==> flow/design.v <==
module timer(inGame, rst, clk_1hz, sec1, sec2, stop);
input inGame, rst, clk_1hz;
output reg [3:0] sec1, sec2;
output reg stop;
reg [4:0] counter;
initial begin
    counter=30;
    stop=1;
    sec1=3;
    sec2=0;
end
always@(posedge clk_1hz or negedge rst) begin
    if(!rst) begin
        counter <= 30;
        sec1 <= 4'd3;
        sec2 <= 4'd0;
        stop <= 0;
    end
    else begin
        if(inGame && !stop) begin
            counter <= counter - 1;
            if(counter == 0) begin
                sec1 <= 3;
                sec2 <= 0;
                stop <= 1;
            end
            else begin
                sec1 <= counter/10;
                sec2 <= counter%10;
            end
        end
        else begin
            counter <= 30;
            sec1 <= 3;
            sec2 <= 0;
        end
    end
end
endmodule
* Reports on timer
What the tools print for timer, step after step.
Lines are those of the file above, counted from 1.
Operators carry their Yosys type and port widths (W data, S select, Z words).
Not given: --
- Top :: timer
- Clock port :: clk_1hz
- Standard-cell library :: sky130hd
- Corner :: tt_025C_1v80

* After elaboration
Yosys after proc, flatten, opt, wreduce and memory -nomap, before mapping. Enables and synchronous resets that opt folds into registers are not counted as muxes. Memory bits, and registers merged into a memory's read port (data or address), are not among the register bits. Print and check cells are not counted. Equal cells are merged and count once.
- Cells after elaboration :: 16
- Output and inout bits :: 9
- Register bits after elaboration :: 14
- Reduce/logical cells :: 4
- Div/mod/pow operators :: 2
- Multiplexer cells :: 5
- $add $sub $neg :: 1
** Operators with widths (count)
- $div A5 B4 Y32 const B :: 1
- $mod A5 B4 Y32 const B :: 1
- $mux W4 :: 4
- $sub A5 B1 Y5 const B :: 1
- $logic_not A5 Y1 :: 1
- $mux W5 :: 1
- $reduce_and A2 Y1 :: 1
- $logic_and A1 B1 Y1 :: 1
- $logic_not A1 Y1 :: 1

* Depth
Yosys ltp: most cells in a row. Word level: on the elaborated netlist, between registers, memories and ports. Mapped: between sequential cells and ports; inverters and the memories' decode and read muxes count.
- Depth after elaboration :: 3
- ABC_AREA :: 0
- Mapped depth :: 9
- Gate-level depth less buffers :: 8

* Synthesis result
Source: synth_stat.txt of the flow (Yosys; design flattened, memories mapped). It holds for the ABC_AREA given above (unset counts as 0); a run with the other value may have another netlist.
The area totals of this step are shown rounded.
** Cell types
- sky130_fd_sc_hd__dfstp_2 :: count 6, area in all 157.651 µm²
- sky130_fd_sc_hd__dfrtp_1 :: count 6, area in all 150.144 µm²
- sky130_fd_sc_hd__ha_1 :: count 8, area in all 100.096 µm²
- sky130_fd_sc_hd__nand2_1 :: count 8, area in all 30.029 µm²
- sky130_fd_sc_hd__inv_1 :: count 7, area in all 26.275 µm²
- sky130_fd_sc_hd__xnor2_1 :: count 3, area in all 26.275 µm²
- sky130_fd_sc_hd__buf_6 :: count 2, area in all 22.522 µm²
- sky130_fd_sc_hd__o21ai_0 :: count 4, area in all 20.019 µm²
- sky130_fd_sc_hd__o311a_1 :: count 2, area in all 20.019 µm²
- sky130_fd_sc_hd__nor2_1 :: count 5, area in all 18.768 µm²
- sky130_fd_sc_hd__buf_4 :: count 2, area in all 15.014 µm²
- sky130_fd_sc_hd__o21a_1 :: count 2, area in all 15.014 µm²
- sky130_fd_sc_hd__nand2b_1 :: count 2, area in all 12.512 µm²
- sky130_fd_sc_hd__o311a_2 :: count 1, area in all 11.261 µm²
- sky130_fd_sc_hd__a21oi_1 :: count 2, area in all 10.01 µm²
- sky130_fd_sc_hd__nor3_1 :: count 2, area in all 10.01 µm²
- sky130_fd_sc_hd__o211a_1 :: count 1, area in all 10.01 µm²
- sky130_fd_sc_hd__a211o_1 :: count 1, area in all 8.758 µm²
Not listed: further types 9, cells in them 9.
- Chip area (Yosys) :: 0.000726 mm²
- Mapped flip-flops :: 12
- Mapped cells :: 73
- Buffer cells :: 4

* Path before layout
OpenSTA on the mapped netlist: ideal clock, no wires. The path of least setup slack (recovery checks aside). Input and output delay are each 20% of the period. Register names are those of the netlist, which keeps one name where synthesis merged equal registers.
- Path kind :: register -> register
- Start point :: register counter[2]
- End point :: register sec2[2]
- Data arrival time :: 1841 ps
- Slack :: 381 ps
- Stages on the path :: 9
- Period :: 2350 ps
- Library setup time :: 128 ps
- Path delay :: 1969 ps
- Synthesis period reached :: 1969 ps
"path delay" is the arrival time less input delay plus setup time.
"stages on the path" counts driving pins, that of a launching flip-flop among them; a cell with two outputs on the path counts twice.
"synthesis period reached" = period - worst setup slack (recovery checks aside). The figure is calculated, with input and output delays left at 20% of the set period.
The rows between start and end are the longest chain of elaborated cells between them; the timing report does not say that the signal goes this way. Where chains are equally long, one stands for them.
Each line given opens the expression or statement behind the cell; cells for indexed reads and writes are added by Yosys, which also makes memories of some case tables.
A register here has more assigning lines than the two given.
- Cells stage by stage :: sky130_fd_sc_hd__dfstp_2 -> sky130_fd_sc_hd__buf_6 -> sky130_fd_sc_hd__inv_1 -> sky130_fd_sc_hd__ha_1 -> sky130_fd_sc_hd__inv_1 -> sky130_fd_sc_hd__ha_1 -> sky130_fd_sc_hd__nand2b_1 -> sky130_fd_sc_hd__o21a_1 -> sky130_fd_sc_hd__o311a_2
- Cells in the longest elaborated chain :: 3
- Elaborated cells between the ends (all ways) :: 4
- Those cells by class :: 1 x div; 2 x mux; 1 x reduce/logical
** RTL lines, path post-synthesis
- start, declared :: RTL line 5 : reg [4:0] counter;
- start, assigned :: RTL line 14 : counter <= 30;
- start, assigned :: RTL line 21 : counter <= counter - 1;
- $mod A5 B4 Y32 :: RTL line 29 : sec2 <= counter%10;
- $mux W4 :: RTL line 22 : if(counter == 0) begin
- $mux W4 :: RTL line 20 : if(inGame && !stop) begin
- end, assigned :: RTL line 16 : sec2 <= 4'd0;
- end, assigned :: RTL line 29
- end, declared :: RTL line 3 : output reg [3:0] sec1, sec2;

* Worst path after layout
From the final timing report of entry A: the path of least setup slack in the routed layout; clock arrival at registers is part of the times.
The report prints the path's times to 10 ps; the period is as set.
- Path kind :: register -> register
- Start point :: register counter[3]
- End point :: register sec2[3]
- Data arrival time :: 2060 ps
- Slack :: -340 ps
- Stages on the path :: 9
- Library setup time :: 110 ps
- Period :: 1560 ps
The rows between start and end are the longest chain of elaborated cells between them; the timing report does not say that the signal goes this way. Where chains are equally long, one stands for them.
A register here has more assigning lines than the two given.
- Cells stage by stage :: sky130_fd_sc_hd__dfstp_2 -> sky130_fd_sc_hd__inv_4 -> sky130_fd_sc_hd__ha_4 -> sky130_fd_sc_hd__inv_4 -> sky130_fd_sc_hd__ha_4 -> sky130_fd_sc_hd__nand2b_4 -> sky130_fd_sc_hd__o21ai_0 -> sky130_fd_sc_hd__o21ai_0 -> sky130_fd_sc_hd__o311a_1
- Cells in the longest elaborated chain :: 3
- Elaborated cells between the ends (all ways) :: 4
- Those cells by class :: 1 x div; 2 x mux; 1 x reduce/logical
** RTL lines, path post-layout
- start, declared :: RTL line 5 : reg [4:0] counter;
- start, assigned :: RTL line 14 : counter <= 30;
- start, assigned :: RTL line 21 : counter <= counter - 1;
- $mod A5 B4 Y32 :: RTL line 29 : sec2 <= counter%10;
- $mux W4 :: RTL line 22 : if(counter == 0) begin
- $mux W4 :: RTL line 20 : if(inGame && !stop) begin
- end, assigned :: RTL line 16 : sec2 <= 4'd0;
- end, assigned :: RTL line 29
- end, declared :: RTL line 3 : output reg [3:0] sec1, sec2;

Appendix: measured runs

Module timer, platform sky130hd: 2 stored runs of the flow (Yosys, OpenROAD) with differing settings, in no particular order. Input and output delays are each 20% of the period that was set; the output load is 0.01 pF.
"period achieved": clock period set for the run, less the worst setup slack. It is reckoned from that one timing run; input and output delays stay at 20% of the period that was set.
"time of the worst setup path" = time allowed to the worst setup path (clock period - input delay - output delay, where it has them) - its slack; a late launch clock adds to it, a late capture clock takes from it.
By "power" is meant OpenSTA's value without simulated activity: inputs other than the clock are taken to toggle once in ten clock periods, and the tool carries that through the logic.
"time of the worst setup path" is known to 10 ps.
Values from the reports are rounded here.

* Entry A
** Files
==> flow/run.sh <==
#!/bin/bash
# the make line also repeats the synthesis and layout settings of config.mk as NAME=value (left out here)
make -C /OpenROAD-flow-scripts/flow DESIGN_CONFIG=/design/flow/config.mk WORK_HOME=/design/flow/orfs CLKGATE_MAP_FILE= finish
==> flow/config.mk <==
export PLATFORM = sky130hd
export DESIGN_NAME = timer
export DESIGN_NICKNAME = timer
export VERILOG_FILES = /design/flow/design.v
export SDC_FILE = /design/flow/constraint.sdc
export NUM_CORES = 4
export LEC_CHECK = 0
export ABC_AREA = 0
export CAP_MARGIN = 20
export CELL_PAD_IN_SITES_GLOBAL_PLACEMENT = 1
export CORE_MARGIN = 2
export CORE_UTILIZATION = 55
export GPL_ROUTABILITY_DRIVEN = 1
export MAX_ROUTING_LAYER = met4
export MIN_ROUTING_LAYER = met1
export PLACE_DENSITY = 0.38
export SETUP_SLACK_MARGIN = 0.06
export SLEW_MARGIN = 20
==> flow/constraint.sdc <==
create_clock -name core_clock -period 1.56 [get_ports {clk_1hz}]
set_input_delay 0.3120 -clock core_clock [delete_from_list [all_inputs] [get_ports {clk_1hz}]]
set_output_delay 0.3120 -clock core_clock [all_outputs]
set_load 0.01 [all_outputs]
** Results
- Post-route setup TNS :: -1170 ps
- Time of the worst setup path :: 1900 ps
- Kind of the worst setup path :: register -> register
- Worst setup slack after layout :: -338 ps
- Cell area after synthesis :: 0.000726 mm²
- Post-layout utilization :: 89.8%
- Power :: 0.000961 W
- Area inside the die boundary :: 0.00163 mm²
- Std-cell area (final layout) :: 0.00114 mm²
- Period achieved :: 1898 ps

* Entry B
** Files
==> flow/run.sh <==
#!/bin/bash
# the make line also repeats the synthesis and layout settings of config.mk as NAME=value (left out here)
make -C /OpenROAD-flow-scripts/flow DESIGN_CONFIG=/design/flow/config.mk WORK_HOME=/design/flow/orfs CLKGATE_MAP_FILE= finish
==> flow/config.mk <==
export PLATFORM = sky130hd
export DESIGN_NAME = timer
export DESIGN_NICKNAME = timer
export VERILOG_FILES = /design/flow/design.v
export SDC_FILE = /design/flow/constraint.sdc
export NUM_CORES = 4
export LEC_CHECK = 0
export CAP_MARGIN = 20
export CORE_MARGIN = 2
export CORE_UTILIZATION = 28
export SLEW_MARGIN = 20
==> flow/constraint.sdc <==
create_clock -name core_clock -period 2.24 [get_ports {clk_1hz}]
set_input_delay 0.4480 -clock core_clock [delete_from_list [all_inputs] [get_ports {clk_1hz}]]
set_output_delay 0.4480 -clock core_clock [all_outputs]
set_load 0.01 [all_outputs]
** Results
- Post-route setup TNS :: 0 ps
- Time of the worst setup path :: 2060 ps
- Kind of the worst setup path :: register -> register
- Worst setup slack after layout :: 175 ps
- Cell area after synthesis :: 0.000726 mm²
- Post-layout utilization :: 34.1%
- Power :: 0.000538 W
- Area inside the die boundary :: 0.00302 mm²
- Std-cell area (final layout) :: 0.000846 mm²
- Period achieved :: 2065 ps
