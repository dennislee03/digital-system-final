==> flow/design.v <==
module random (rst, clk_1hz, position);
input rst, clk_1hz;
output reg [3:0] position;
reg [7:0] seed;
reg [3:0] op1, op2;
reg operator;
initial begin
    op1 = 1;
    op2 = 1;
    operator = 1;
end
always@(posedge clk_1hz, negedge rst) begin
    if(!rst) begin
        seed <= 8'hA5;
    end
    else begin
        seed <= seed * 8'h41 + 8'h37;
    end
end
always@(posedge clk_1hz, negedge rst) begin
    if(!rst) begin
        op1 <= 1;
        op2 <= 1;
        operator <= 1;
        position <= 4'd1;
    end
    else begin
        op1 <= seed[3:0]%9 + 1;
        op2 <= seed[7:4]%9 + 1;
        operator <= seed[0];
        if(operator) begin
            position <= (op1 + op2)%9+1;
        end
        else begin
            position <= ((op1>op2)?(op1-op2):(op2-op1))%9+1;
        end
    end
end
endmodule  
Step by step through the tools: random
The steps from the RTL of random to its reports follow in flow order. Line numbers count from 1 in the design file above. Library cell names are shortened. A cell with -- has no value.

Design top: random. Clock: clk_1hz. Library: sky130hd. Timing corner: tt_025C_1v80.

Word level
Source: Yosys, flattened and elaborated, memories not mapped. Widths are those after wreduce; folded enables and synchronous resets count as part of the registers. Registers that Yosys merges into a memory's read port (data or address) are not register bits. Print and check cells do not count. Equal cells are merged and count once.

Under bits in registers stands 21. For word-level cells the number is 21. Input port bits: 2. Under output and inout bits stands 4.

Add/subtract/negate cells: 8. The figure for mux-type cells is 2. For multipliers the number is 1. The figure for order comparisons is 1. For div/mod/pow operators the number is 4.

Operators with widths (number): 32-bit by 4-bit remainder unit with 32-bit output (second input constant) (2); 4-bit by 4-bit remainder unit with 32-bit output (second input constant) (2); 8-bit by 7-bit multiplier with 8-bit output (second input constant) (1); 32-bit two-way mux (1); 4-bit by 1-bit adder with 4-bit output (second input constant) (4); 4-bit by 4-bit subtractor with 5-bit output (2); 8-bit by 6-bit adder with 8-bit output (second input constant) (1); 4-bit by 4-bit adder with 5-bit output (1); 4-bit > comparator (1); 4-bit two-way mux (1).

Depth
Yosys ltp: most cells in a row. Word level: on the elaborated netlist, between registers, memories and ports. Mapped: between sequential cells and ports; inverters and the memories' decode and read muxes count.

The entry for word-level depth reads 5. Under ABC_AREA stands 1. The entry for depth in mapped cells reads 41. Under gate-level depth less buffers stands 40.

Mapped cells and area
Yosys stat after the flow's synthesis: flattened, memories mapped to cells. It holds for the ABC_AREA given above (unset counts as 0); a run with the other value may have another netlist. Totals and module areas in this step are rounded.

Cells by type: ha_1 (number 35, total area 437.92 um^2); dfrtp_1 (number 13, total area 325.312 um^2); nand2_1 (number 64, total area 240.23 um^2); dfstp_2 (number 8, total area 210.202 um^2); inv_1 (number 56, total area 210.202 um^2); nand2_2 (number 24, total area 150.144 um^2); nand3_1 (number 30, total area 150.144 um^2); xor2_1 (number 12, total area 105.101 um^2); nand2_4 (number 9, total area 101.347 um^2); fa_1 (number 4, total area 80.077 um^2); nand3_2 (number 8, total area 80.077 um^2); nand3_4 (number 3, total area 52.55 um^2); xnor2_1 (number 6, total area 52.55 um^2); nor2_1 (number 13, total area 48.797 um^2); nand4_1 (number 6, total area 37.536 um^2); a21oi_1 (number 7, total area 35.034 um^2); o21ai_0 (number 6, total area 30.029 um^2); o21ai_2 (number 3, total area 26.275 um^2).

Other cell types: 21; their cells: 28.

The entry for synthesis area reads 2600 um^2. For cells in the netlist the number is 335. Buffer cells: 2. The entry for sequential part of the area reads 540 um^2. Mapped flip-flops: 21.

Worst setup path after synthesis
Path of least setup slack by OpenSTA after synthesis, without wires, with an ideal clock, recovery checks aside; 20% of the period is set as input and as output delay. Where synthesis merged equal registers, the netlist keeps one of their names.

Kind: reg-to-reg. From: register op1[0]. To: register position[2]. The entry for path slack reads 1.317 ns. The figure for setup time is 0.122 ns. Period: 5.95 ns. Under arrival time stands 4.511 ns. Stages on the path: 39. The figure for launch time at the first pin is 0.000 ns. Under data required time stands 5.828 ns. The figure for delay of the path is 4.633 ns. Path buffers: 0. For synthesis period reached the number is 4.633 ns.

"delay of the path" = arrival - input delay + setup time. "stages on the path": output pins that drive a net of the path, with the launching flip-flop's if there is one; two outputs of one cell count as two. "synthesis period reached" is the clock period less the worst setup slack; recovery checks do not enter. This is arithmetic on one report: input and output delays are still those of the set period (20% each). Between the ends stands the longest chain of elaborated cells between them, by number of cells; it is not shown to be the way that was timed. Of several equally long chains one is given. A line is the first line of the expression or statement that the cell stems from. Yosys adds cells for indexed reads and writes and turns some case tables into memories. A register here has more assigning lines than the two given.

Cells stage by stage: dfstp_2 ha_1 inv_1 fa_1 nand2_2 nand2_1 a21oi_1 a21oi_4 nor2_8 inv_1 ha_1 inv_1 nor2_1 nand2_1 nand3_2 nand2_4 nand3_1 nand3_1 [3 not listed] nand2_2 nand2_2 inv_2 nand2_4 nand2_4 nand2_1 nand2_1 inv_1 ha_1 inv_1 nor2_1 nand3_4 nand2_4 nand2_4 nand2_1 nand2_2 ha_1 xor2_1. The entry for length of the longest elaborated chain reads 5. Elaborated cells between the ends (all ways): 10. Under source lines of those cells stands 3. Those cells by class: add/sub (5); div (2); compare (1); mux (2).

RTL lines, path post-synthesis: start, declared (line 5) `reg [3:0] op1, op2;`; start, assigned (line 22) `op1 <= 1;`; start, assigned (line 28) `op1 <= seed[3:0]%9 + 1;`; 4-bit by 4-bit subtractor with 5-bit output (line 35) `position <= ((op1>op2)?(op1-op2):(op2-op1))%9+1;`; 32-bit two-way mux (line 35); 32-bit by 4-bit remainder unit with 32-bit output (line 35); 4-bit by 1-bit adder with 4-bit output (line 35); 4-bit two-way mux (line 31) `if(operator) begin`; end, assigned (line 32) `position <= (op1 + op2)%9+1;`; end, assigned (line 35); end, declared (line 3) `output reg [3:0] position;`.

Timing after layout
From the final timing report of run A: the path of least setup slack in the routed layout; clock arrival at registers is part of the times.

Kind: reg-to-reg. From: register op1[0]. To: register position[2]. Under arrival time stands 5.21 ns. Path buffers: 0. Stages on the path: 39. Under data required time stands 8.64 ns. Period: 8.5 ns. The figure for setup time is 0.11 ns. The entry for path slack reads 3.43 ns. The figure for launch time at the first pin is 0.25 ns.

Between the ends stands the longest chain of elaborated cells between them, by number of cells; it is not shown to be the way that was timed. Of several equally long chains one is given. A register here has more assigning lines than the two given.

Cells stage by stage: dfstp_2 ha_1 inv_1 fa_1 nand2_2 nand2_1 a21oi_1 a21oi_4 nor2_8 inv_1 ha_1 inv_1 nor2_1 nand2_1 nand3_2 nand2_4 nand3_1 nand3_1 [3 not listed] nand2_2 nand2_2 inv_2 nand2_4 nand2_4 nand2_1 nand2_1 inv_1 ha_1 inv_1 nor2_1 nand3_4 nand2_4 nand2_4 nand2_1 nand2_2 ha_1 xor2_1. The entry for length of the longest elaborated chain reads 5. Elaborated cells between the ends (all ways): 10. Under source lines of those cells stands 3. Those cells by class: add/sub (5); div (2); compare (1); mux (2).

RTL lines, path after layout: start, declared (line 5) `reg [3:0] op1, op2;`; start, assigned (line 22) `op1 <= 1;`; start, assigned (line 28) `op1 <= seed[3:0]%9 + 1;`; 4-bit by 4-bit subtractor with 5-bit output (line 35) `position <= ((op1>op2)?(op1-op2):(op2-op1))%9+1;`; 32-bit two-way mux (line 35); 32-bit by 4-bit remainder unit with 32-bit output (line 35); 4-bit by 1-bit adder with 4-bit output (line 35); 4-bit two-way mux (line 31) `if(operator) begin`; end, assigned (line 32) `position <= (op1 + op2)%9+1;`; end, assigned (line 35); end, declared (line 3) `output reg [3:0] position;`.

## Implementation results

2 stored runs of random in the flow (synthesis by Yosys, layout by OpenROAD, sky130hd cells), in arbitrary order. Constraints: input delay and output delay 20% of the set period each, output load 0.01 pF. By "reached clock period" is meant the clock period of the run minus its worst setup slack. This is arithmetic on one report: input and output delays are still those of the set period (20% each). "time on the worst setup path" = time allowed to the worst setup path (clock period - input delay - output delay, where it has them) - its slack; a late launch clock adds to it, a late capture clock takes from it. "overall power" is the tool's figure for a default switching activity; nothing was simulated. Results are given in rounded form.

Run A has these settings: period_ns 8.5; CORE_UTILIZATION 69; SETUP_SLACK_MARGIN 2.21; PLACE_DENSITY_LB_ADDON 0.25; TNS_END_PERCENT 10; ABC_AREA 1; GPL_ROUTABILITY_DRIVEN 0; CTS_CLUSTER_SIZE 78; SLEW_MARGIN 15; CAP_MARGIN 20; CORE_MARGIN 2. The measured overall power is 0.00017 W. The standard-cell area after routing comes to 2700 um^2. The time on the worst setup path reads 5.07 ns. Worst setup path kind: reg-to-reg. The measured area inside the die boundary is 4300 um^2. The measured reached clock period is 5.071 ns. The post-synthesis cell area reads 2600 um^2. The summed negative setup slack is 0.000 ns. The setup slack of the critical path is 3.4 ns. The smallest hold slack stands at 0.42 ns.

Run B has these settings: period_ns 12.7; CORE_UTILIZATION 16; SETUP_SLACK_MARGIN 3.21; PLACE_DENSITY_LB_ADDON 0.05; HOLD_SLACK_MARGIN -0.03; CELL_PAD_IN_SITES_GLOBAL_PLACEMENT 3; CTS_CLUSTER_SIZE 12; CAP_MARGIN 25; MIN_ROUTING_LAYER met1; CORE_MARGIN 2; SLEW_MARGIN 20. The measured overall power is 0.00014 W. The standard-cell area after routing comes to 2800 um^2. The time on the worst setup path reads 6.58 ns. Worst setup path kind: reg-to-reg. The measured area inside the die boundary is 16000 um^2. The measured reached clock period is 6.579 ns. The post-synthesis cell area reads 2400 um^2. The summed negative setup slack is 0.000 ns. The setup slack of the critical path is 6.1 ns. The smallest hold slack stands at 0.45 ns.
